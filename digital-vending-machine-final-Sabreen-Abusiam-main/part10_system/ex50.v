==> flow/design.v <==
`timescale 1ns/1ps
module alu_vending (
  input  wire [4:0] a,
  input  wire [4:0] b,
  input  wire [2:0] op,
  output reg  [4:0] result,
  output wire       greater_or_equal
);
  assign greater_or_equal = (a >= b);
  always @(*) begin
    case (op)
      3'b000: result = a + b;
      3'b001: result = a - b;
      3'b010: result = 5'd0;
      default: result = 5'd0;
    endcase
  end
endmodule
module ex50(
  input  wire       clk,
  input  wire       rst,
  input  wire [3:0] coin,
  input  wire       coin_insert,
  input  wire [1:0] product_sel,
  input  wire       dispense_req,
  output reg  [4:0] total,
  output reg  [4:0] change,
  output reg        dispense,
  output reg        error,
  output reg  [2:0] state
);
  localparam S_IDLE     = 3'd0;
  localparam S_ACCEPT   = 3'd1;
  localparam S_CHECK    = 3'd2;
  localparam S_DISPENSE = 3'd3;
  localparam S_ERROR    = 3'd4;
  reg [4:0] price;
  always @(*) begin
    case (product_sel)
      2'd0: price = 5'd5;
      2'd1: price = 5'd10;
      2'd2: price = 5'd15;
      2'd3: price = 5'd20;
      default: price = 5'd5;
    endcase
  end
  wire valid_coin = (coin == 4'd1) || (coin == 4'd5) || (coin == 4'd10);
  reg  [4:0] alu_a, alu_b;
  reg  [2:0] alu_op;
  wire [4:0] alu_result;
  wire       alu_greater_or_equal;
  alu_vending alu_uut(
    .a(alu_a),
    .b(alu_b),
    .op(alu_op),
    .result(alu_result),
    .greater_or_equal(alu_greater_or_equal)
  );
  reg [2:0] next_state;
  reg [4:0] next_total;
  reg [4:0] next_change;
  reg       next_error;
  always @(*) begin
    next_state  = state;
    next_total  = total;
    next_change = change;
    next_error  = error;
    dispense = 1'b0;
    alu_a  = total;
    alu_b  = 5'd0;
    alu_op = 3'b000;
    if (coin_insert && valid_coin)
      next_error = 1'b0;
    case (state)
      S_IDLE: begin
        next_change = 5'd0;
        if (coin_insert) begin
          if (valid_coin) begin
            next_state = S_ACCEPT;
          end else begin
            next_error = 1'b1;
            next_state = S_ERROR;
          end
        end
      end
      S_ACCEPT: begin
        alu_a  = total;
        alu_b  = {1'b0, coin};
        alu_op = 3'b000;
        next_total = alu_result;
        next_state = S_CHECK;
      end
      S_CHECK: begin
        if (coin_insert) begin
          if (valid_coin) begin
            next_state = S_ACCEPT;
          end else begin
            next_error = 1'b1;
            next_state = S_ERROR;
          end
        end else if (dispense_req) begin
          alu_a  = total;
          alu_b  = price;
          alu_op = 3'b010;
          if (alu_greater_or_equal) next_state = S_DISPENSE;
          else                      next_state = S_CHECK;
        end
      end
      S_DISPENSE: begin
        alu_a  = total;
        alu_b  = price;
        alu_op = 3'b001;
        next_change = alu_result;
        dispense    = 1'b1;
        next_total  = 5'd0;
        next_state  = S_IDLE;
      end
      S_ERROR: begin
        next_total  = 5'd0;
        next_change = 5'd0;
        next_state  = S_IDLE;
      end
      default: next_state = S_IDLE;
    endcase
  end
  always @(posedge clk) begin
    if (rst) begin
      state  <= S_IDLE;
      total  <= 5'd0;
      change <= 5'd0;
      error  <= 1'b0;
    end else begin
      state  <= next_state;
      total  <= next_total;
      change <= next_change;
      error  <= next_error;
    end
  end
endmodule
### From RTL to reports: ex50

Tool output for the design above, in the order of the flow.
Line numbers count from 1 in the design file above.
Operators: Yosys type, input widths -> output width; for muxes data width and select width s.
Cell names lack the library's common part.
Not given: --

| set-up | value |
|---|---|
| top | ex50 |
| clock input | clk |
| cell library | sky130hd |
| library corner | tt_025C_1v80 |

### Elaborated design

Counts by Yosys on the flattened word-level netlist (proc, flatten, opt, wreduce; memories kept). Register bits leave out memories and registers merged into their read ports (data or address). Print and check cells are left out. Cells with the same type and inputs are merged into one.

| storage and ports | value |
|---|---|
| bits of input ports | 10 |
| output and inout port bits | 15 |
| word-level cells | 53 |
| register bits | 14 |

| operators by class | value |
|---|---|
| add/subtract/negate cells | 2 |
| equality and inequality tests | 13 |
| order comparisons | 1 |
| reduce/logical cells | 12 |
| multiplexer cells | 21 |

Operators by type and width:

| kind | count |
|---|---|
| $pmux 5 s2 | 3 |
| $pmux 5 s4 | 1 |
| $pmux 5 s3 | 1 |
| $mux 3 | 4 |
| $mux 5 | 2 |
| $pmux 3 s3 | 1 |
| $reduce_or 2->1 | 3 |
| $eq 3x2->1 const B | 2 |
| $logic_not 3->1 | 2 |
| $mux 1 | 6 |
| $add 5x5->5 | 1 |
| $sub 5x5->5 | 1 |
| $ge 5x5->1 | 1 |
| $eq 2x1->1 const B | 2 |
| $eq 2x2->1 const B | 2 |
| $reduce_bool 2->1 | 2 |
| $eq 4x1->1 const B | 1 |
| $eq 4x3->1 const B | 1 |
| $eq 4x4->1 const B | 1 |
| $pmux 2 s2 | 1 |
| $mux 2 | 2 |
| $eq 3x1->1 const B | 1 |
| $eq 3x3->1 const B | 1 |
| $ne 3x3->1 const B | 1 |
| $logic_or 1x1->1 | 2 |
| $ne 2x2->1 const B | 1 |
| $logic_not 2->1 | 1 |
| $reduce_and 2->1 | 1 |
| $logic_and 1x1->1 | 1 |

### Longest topological paths

Depth = most cells in a row (Yosys ltp): at word level without a register or memory, in the mapped netlist without a sequential cell, where the memories' decode and read muxes count.

| logic depth | value |
|---|---|
| word-level depth | 10 |
| ABC_AREA | 0 |
| gate-level depth with buffers | 12 |
| depth with buffers taken out | 11 |

### Netlist

Source: synth_stat.txt of the flow (Yosys; design flattened, memories mapped). It holds for the ABC_AREA given above (unset counts as 0); a run with the other value may have another netlist.
Totals and module areas in this step are rounded.

Cells by type:

| cell | count | area in all (µm²) |
|---|---|---|
| dfxtp_1 | 14 | 280.269 |
| ha_1 | 13 | 162.656 |
| a22oi_1 | 6 | 45.043 |
| nor2_1 | 12 | 45.043 |
| inv_1 | 11 | 41.29 |
| nand2b_4 | 3 | 41.29 |
| fa_1 | 2 | 40.038 |
| a21oi_1 | 7 | 35.034 |
| a22o_1 | 4 | 35.034 |
| nand2_1 | 8 | 30.029 |
| nand3_1 | 4 | 20.019 |
| a2bb2oi_1 | 2 | 17.517 |
| o2111ai_1 | 2 | 17.517 |
| xor2_1 | 2 | 17.517 |
| a2111oi_2 | 1 | 15.014 |
| a21o_1 | 2 | 15.014 |
| o21bai_1 | 2 | 15.014 |
| a22oi_2 | 1 | 12.512 |

Other cell types: 30; their cells: 34.

| synthesis totals | value |
|---|---|
| mapped flip-flops | 14 |
| synthesis area | 1130 µm² |
| sequential part of the area | 280 µm² |
| buffer cells | 4 |
| cell count | 130 |

By module: a second synthesis without flattening, with its own total; a netlist apart from the flattened one above.

| second synthesis, totals | value |
|---|---|
| cells (unflattened synthesis) | 142 |
| area total of the unflattened synthesis | 1210 µm² |

Rows give one instance, submodules left out.

By module:

| module | seq. area (µm²) | times used | area (µm²) | cells |
|---|---|---|---|---|
| ex50 | 280 | 1 | 816 | 94 |
| alu_vending | 0.0 | 1 | 399 | 48 |

### Timing after synthesis

Path of least setup slack by OpenSTA after synthesis, without wires, with an ideal clock, recovery checks aside; 20% of the period is set as input and as output delay. Where synthesis merged equal registers, the netlist keeps one of their names.

| timing after synthesis | value |
|---|---|
| path kind | input -> register |
| from | input port (name not given) |
| to | register total[3] |
| data required time | 2.398 ns |
| clock period | 2.52 ns |
| setup slack | 0.232 ns |
| stages | 8 |
| arrival time | 2.166 ns |
| path buffers | 0 |
| delay of the path | 1.784 ns |
| time at the first pin | 0.504 ns |
| library setup time | 0.122 ns |
| external input delay | 0.504 ns |
| synthesis period reached | 2.288 ns |

"delay of the path" is the arrival time less input delay plus setup time.
"stages" counts driving pins, that of a launching flip-flop among them; a cell with two outputs on the path counts twice.
"synthesis period reached" is the clock period less the worst setup slack; recovery checks do not enter. This is arithmetic on one report: input and output delays are still those of the set period (20% each).
Between the ends stands the longest chain of elaborated cells between them, by number of cells; it is not shown to be the way that was timed. Of several equally long chains one is given.
A line is the first line of the expression or statement that the cell stems from. Yosys adds cells for indexed reads and writes and turns some case tables into memories.

| on the way, after synthesis | value |
|---|---|
| cell sequence | inv_1 -> ha_1 -> a22oi_1 -> ha_1 -> nor2b_1 -> o21bai_1 -> and4_1 -> a311o_1 |
| length of the longest elaborated chain | 8 |
| elaborated cells between the ends (all ways) | 12 |
| source lines of those cells | 7 |
| classes of those cells | add/sub (2); eq/ne (3); mux (6); reduce/logical (1) |

RTL lines, path after synthesis:

| what | RTL line | text |
|---|---|---|
| start, declared | 24 |  |
| $eq 2x2->1 | 39 |  |
| $pmux 5 s4 | 39 |  |
| $mux 5 | 101 | `end else if (dispense_req) begin` |
| $mux 5 | 94 | `if (coin_insert) begin` |
| $pmux 5 s3 | 74 | `case (state)` |
| $sub 5x5->5 | 13 | `3'b001: result = a - b;` |
| $pmux 5 s2 | 11 | `case (op)` |
| $pmux 5 s2 | 74 |  |
| end, assigned | 129 | `total  <= 5'd0;` |
| end, assigned | 134 | `total  <= next_total;` |
| end, declared | 26 | `output reg  [4:0] total,` |

### Path in the finished layout

From the final timing report of run 1: the path of least setup slack in the routed layout; clock arrival at registers is part of the times.

| timing post-layout | value |
|---|---|
| path kind | register -> register |
| from | register state[2] |
| to | register change[2] |
| clock period | 2.51 ns |
| path buffers | 0 |
| data required time | 2.70 ns |
| time at the first pin | 0.28 ns |
| stages | 11 |
| setup slack | 0.40 ns |
| arrival time | 2.30 ns |
| library setup time | 0.09 ns |

Between the ends stands the longest chain of elaborated cells between them, by number of cells; it is not shown to be the way that was timed. Of several equally long chains one is given.

| on the way, post-layout | value |
|---|---|
| cell sequence | dfxtp_4 -> nand2b_4 -> a21o_1 -> o21ai_2 -> ha_2 -> inv_2 -> fa_2 -> xor2_1 -> a22o_1 -> a22oi_1 -> nor2_1 |
| length of the longest elaborated chain | 5 |
| elaborated cells between the ends (all ways) | 15 |
| source lines of those cells | 4 |
| classes of those cells | add/sub (2); eq/ne (5); mux (4); reduce/logical (4) |

RTL lines, path post-layout:

| what | RTL line | text |
|---|---|---|
| start, declared | 30 | `output reg  [2:0] state` |
| start, assigned | 128 | `state  <= S_IDLE;` |
| start, assigned | 133 | `state  <= next_state;` |
| $eq 3x2->1 | 74 | `case (state)` |
| $pmux 5 s3 | 74 |  |
| $sub 5x5->5 | 13 | `3'b001: result = a - b;` |
| $pmux 5 s2 | 11 | `case (op)` |
| $pmux 5 s2 | 74 |  |
| end, assigned | 130 | `change <= 5'd0;` |
| end, assigned | 135 | `change <= next_change;` |
| end, declared | 27 | `output reg  [4:0] change,` |

--- measured runs ---
Settings and measured results of 2 stored flow runs for module ex50 (sky130hd), not sorted in any way. The constraints put input and output delay at 20% of the set period each and load the outputs with 0.01 pF.
"period achieved" is the run's clock period less its worst setup slack. It is reckoned from that one timing run; input and output delays stay at 20% of the period that was set.
"critical setup path time" = time allowed to the worst setup path (clock period - input delay - output delay, where it has them) - its slack; a late launch clock adds to it, a late capture clock takes from it.
By "power consumption" is meant OpenSTA's value without simulated activity: inputs other than the clock are taken to toggle once in ten clock periods, and the tool carries that through the logic.
The measured numbers are rounded.

#### Run 1

| setting | value |
|---|---|
| period_ns | `2.51` |
| SETUP_SLACK_MARGIN | `0.39` |
| CAP_MARGIN | `20` |
| CORE_MARGIN | `2` |
| CORE_UTILIZATION | `40` |
| SLEW_MARGIN | `20` |

| result | value |
|---|---|
| chip area after synthesis (Yosys) | 1130 µm² |
| total die area | 3260 µm² |
| standard-cell area of the final layout | 1640 µm² |
| worst setup slack after layout | 0.405 ns |
| utilization in the final report | 60.6 % |
| critical setup path time | 2.11 ns |
| type of the worst setup path | register -> register |
| power consumption | 0.497 mW |
| period achieved | 2.105 ns |
| smallest hold slack | 0.483 ns |
| setup TNS | 0.000 ns |

#### Run 2

| setting | value |
|---|---|
| period_ns | `2.81` |
| CORE_UTILIZATION | `42` |
| SETUP_SLACK_MARGIN | `0.64` |
| PLACE_DENSITY_LB_ADDON | `0.14` |
| CORE_ASPECT_RATIO | `0.88` |
| CELL_PAD_IN_SITES_DETAIL_PLACEMENT | `1` |
| ABC_AREA | `1` |
| GPL_TIMING_DRIVEN | `0` |
| CAP_MARGIN | `20` |
| CORE_MARGIN | `2` |
| SLEW_MARGIN | `20` |

Did not finish, routing stopped with DPL-0033.
--- end ---
